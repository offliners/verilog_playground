==> flow/design.v <==
module UPDOWN_COUNTER #(parameter WIDTH=32)(
    clk,
    rst_n,
    ctrl,
    cnt
);
input clk;
input rst_n;
input ctrl;
output reg [WIDTH-1:0] cnt;
always @ (posedge clk or negedge rst_n) begin
    if(!rst_n)
        cnt <= 0;
    else if(ctrl)
        cnt <= cnt + 1;
    else
        cnt <= cnt - 1;
end
endmodule
* From RTL to reports: UPDOWN_COUNTER
Tool output for the design above, in the order of the flow.
Lines are those of the file above, counted from 1.
Operators carry their Yosys type and port widths (W data, S select, Z words).
Library cell names are shortened.
The mark - stands for no value.
- Top module :: UPDOWN_COUNTER
- Clock :: clk
- Library :: sky130hd
- Corner :: tt_025C_1v80

* Word-level counts
Yosys after proc, flatten, opt, wreduce and memory -nomap, before mapping. Enables and synchronous resets that opt folds into registers are not counted as muxes. Memory bits, and registers merged into a memory's read port (data or address), are not among the register bits. Print and check cells are not counted. Equal cells are merged and count once.
- Register bits :: 32
- Input bits :: 3
- Output and inout bits :: 32
- Elaborated cells :: 4
- $add $sub $neg :: 2
- Multiplexer cells :: 1
** Operator list (number)
- $add A32 B1 Y32 const B :: 1
- $sub A32 B1 Y32 const B :: 1
- $mux W32 :: 1

* Depth
Longest topological path by Yosys (ltp), each cell counted once; first at word level (registers and memories cut), then after technology mapping (sequential cells cut; the memories' decode and read muxes count).
- Depth in word-level cells :: 2
- ABC_AREA :: 0
- Gate-level depth with buffers :: 9
- Mapped depth without buffers :: 8

* Mapped cells and area
Yosys stat after the flow's synthesis: flattened, memories mapped to cells. It holds for the ABC_AREA given above (unset counts as 0); a run with the other value may have another netlist.
The area totals of this step are shown rounded.
** Cells by type
- dfrtp_1 :: number 32, total area 800.768 µm²
- ha_1 :: number 30, total area 375.36 µm²
- a21oi_1 :: number 32, total area 160.154 µm²
- xnor2_1 :: number 17, total area 148.893 µm²
- a21o_1 :: number 14, total area 105.101 µm²
- xor2_1 :: number 10, total area 87.584 µm²
- o21ai_0 :: number 17, total area 85.082 µm²
- o21a_1 :: number 11, total area 82.579 µm²
- nand2_1 :: number 20, total area 75.072 µm²
- nor2_1 :: number 20, total area 75.072 µm²
- nand3_1 :: number 11, total area 55.053 µm²
- inv_1 :: number 11, total area 41.29 µm²
- buf_2 :: number 7, total area 35.034 µm²
- a31oi_1 :: number 5, total area 31.28 µm²
- and3_1 :: number 5, total area 31.28 µm²
- nand4_1 :: number 5, total area 31.28 µm²
- a211oi_1 :: number 4, total area 30.029 µm²
- nor3_1 :: number 6, total area 30.029 µm²
Other cell types: 40; their cells: 62.
- Cell count :: 319
- Synthesis area :: 2800 µm²
- Sequential area :: 801 µm²
- Flip-flops :: 32
- Buffer cells :: 12

* Timing after synthesis
Path of least setup slack by OpenSTA after synthesis, without wires, with an ideal clock, recovery checks aside; 20% of the period is set as input and as output delay. Where synthesis merged equal registers, the netlist keeps one of their names.
- Kind :: input -> register
- Start :: input port ctrl
- End :: register cnt[29]
- Clock period :: 3710 ps
- External input delay :: 742 ps
- Library setup time :: 124 ps
- Launch time at the first pin :: 742 ps
- Data arrival time :: 3117 ps
- Data required time :: 3586 ps
- Slack :: 469 ps
- Path delay :: 2499 ps
- Driving pins on the path :: 9
- Path buffers :: 1
- Synthesis period reached :: 3241 ps
"path delay" is the arrival time less input delay plus setup time.
"driving pins on the path": output pins that drive a net of the path, with the launching flip-flop's if there is one; two outputs of one cell count as two.
"synthesis period reached" = period - worst setup slack (recovery checks aside). The figure is calculated, with input and output delays left at 20% of the set period.
The rows between start and end are the longest chain of elaborated cells between them; the timing report does not say that the signal goes this way. Where chains are equally long, one stands for them.
Each line given opens the expression or statement behind the cell; cells for indexed reads and writes are added by Yosys, which also makes memories of some case tables.
A register here has more assigning lines than the two given.
- Path through :: inv_1 > ha_1 > buf_6 > a211o_1 > a211oi_2 > o31ai_2 > a2111oi_4 > a21oi_1 > a211o_1
- Cells in the longest elaborated chain :: 1
- Elaborated cells on any way between the ends :: 1
- Source lines of those cells :: 1
- Classes of those cells :: mux: 1
** Ends and longest elaborated chain, post-synthesis
- start, declared :: RTL line 9 : input ctrl;
- $mux W32 :: RTL line 14 : else if(ctrl)
- end, assigned :: RTL line 15 : cnt <= cnt + 1;
- end, assigned :: RTL line 17 : cnt <= cnt - 1;
- end, declared :: RTL line 10 : output reg [WIDTH-1:0] cnt;

* Timing after layout
Path of least setup slack in the final report of run A (OpenROAD, finished layout, wires in). Where an end is a register, its clock arrival counts in the times.
The path's times are printed in steps of 10 ps; the period is the one set.
- Kind :: input -> register
- Start :: input port ctrl
- End :: register cnt[26]
- Clock period :: 3190 ps
- External input delay :: 640 ps
- Library setup time :: 70 ps
- Launch time at the first pin :: 640 ps
- Data arrival time :: 3230 ps
- Data required time :: 3410 ps
- Slack :: 180 ps
- Driving pins on the path :: 10
- Path buffers :: 2
The rows between start and end are the longest chain of elaborated cells between them; the timing report does not say that the signal goes this way. Where chains are equally long, one stands for them.
A register here has more assigning lines than the two given.
- Path through :: clkdlybuf4s50_1 > inv_1 > buf_12 > ha_1 > a21o_1 > or2_1 > nor4_1 > a2bb2oi_2 > a41o_1 > xnor2_1
- Cells in the longest elaborated chain :: 1
- Elaborated cells on any way between the ends :: 1
- Source lines of those cells :: 1
- Classes of those cells :: mux: 1
** Ends and longest elaborated chain, post-layout
- start, declared :: RTL line 9 : input ctrl;
- $mux W32 :: RTL line 14 : else if(ctrl)
- end, assigned :: RTL line 15 : cnt <= cnt + 1;
- end, assigned :: RTL line 17 : cnt <= cnt - 1;
- end, declared :: RTL line 10 : output reg [WIDTH-1:0] cnt;

# Flow runs of UPDOWN_COUNTER

Stored flow runs of UPDOWN_COUNTER (2 of them; Yosys, OpenROAD, sky130hd). They differ in their settings and are not a sequence. Constraints: input delay and output delay 20% of the set period each, output load 0.01 pF.
"time of the worst setup path" = time allowed to the worst setup path (clock period - input delay - output delay, where it has them) - its slack; a late launch clock adds to it, a late capture clock takes from it.
"total power of the final layout": no workload was simulated; the value follows from the tool's default switching activity.
"time of the worst setup path" is given in steps of 10 ps.
Measured values are rounded.

** Run A
- Settings :: period_ns=3.19; CAP_MARGIN=20; CORE_MARGIN=2; CORE_UTILIZATION=40; SLEW_MARGIN=20
- Area of the die :: 7700 µm²
- Worst setup slack after layout :: 177 ps
- Total power of the final layout :: 4.90 mW
- Utilization :: 0.595
- Mapped cell area after synthesis :: 2800 µm²
- Std-cell area (final layout) :: 4040 µm²
- Time of the worst setup path :: 2380 ps
- Class of the worst setup path :: input -> register

** Run B
- Settings :: period_ns=3.86; CORE_UTILIZATION=30; SETUP_SLACK_MARGIN=0.99; PLACE_DENSITY_LB_ADDON=0.26; GPL_TIMING_DRIVEN=0; CTS_CLUSTER_DIAMETER=236; CAP_MARGIN=35; CORE_MARGIN=2; SLEW_MARGIN=20
- Area of the die :: 10100 µm²
- Std-cell area (final layout) :: 3810 µm²
- Mapped cell area after synthesis :: 2800 µm²
- Worst setup slack after layout :: 1020 ps
- Utilization :: 0.416
- Time of the worst setup path :: 2070 ps
- Class of the worst setup path :: input -> register
- Total power of the final layout :: 3.70 mW
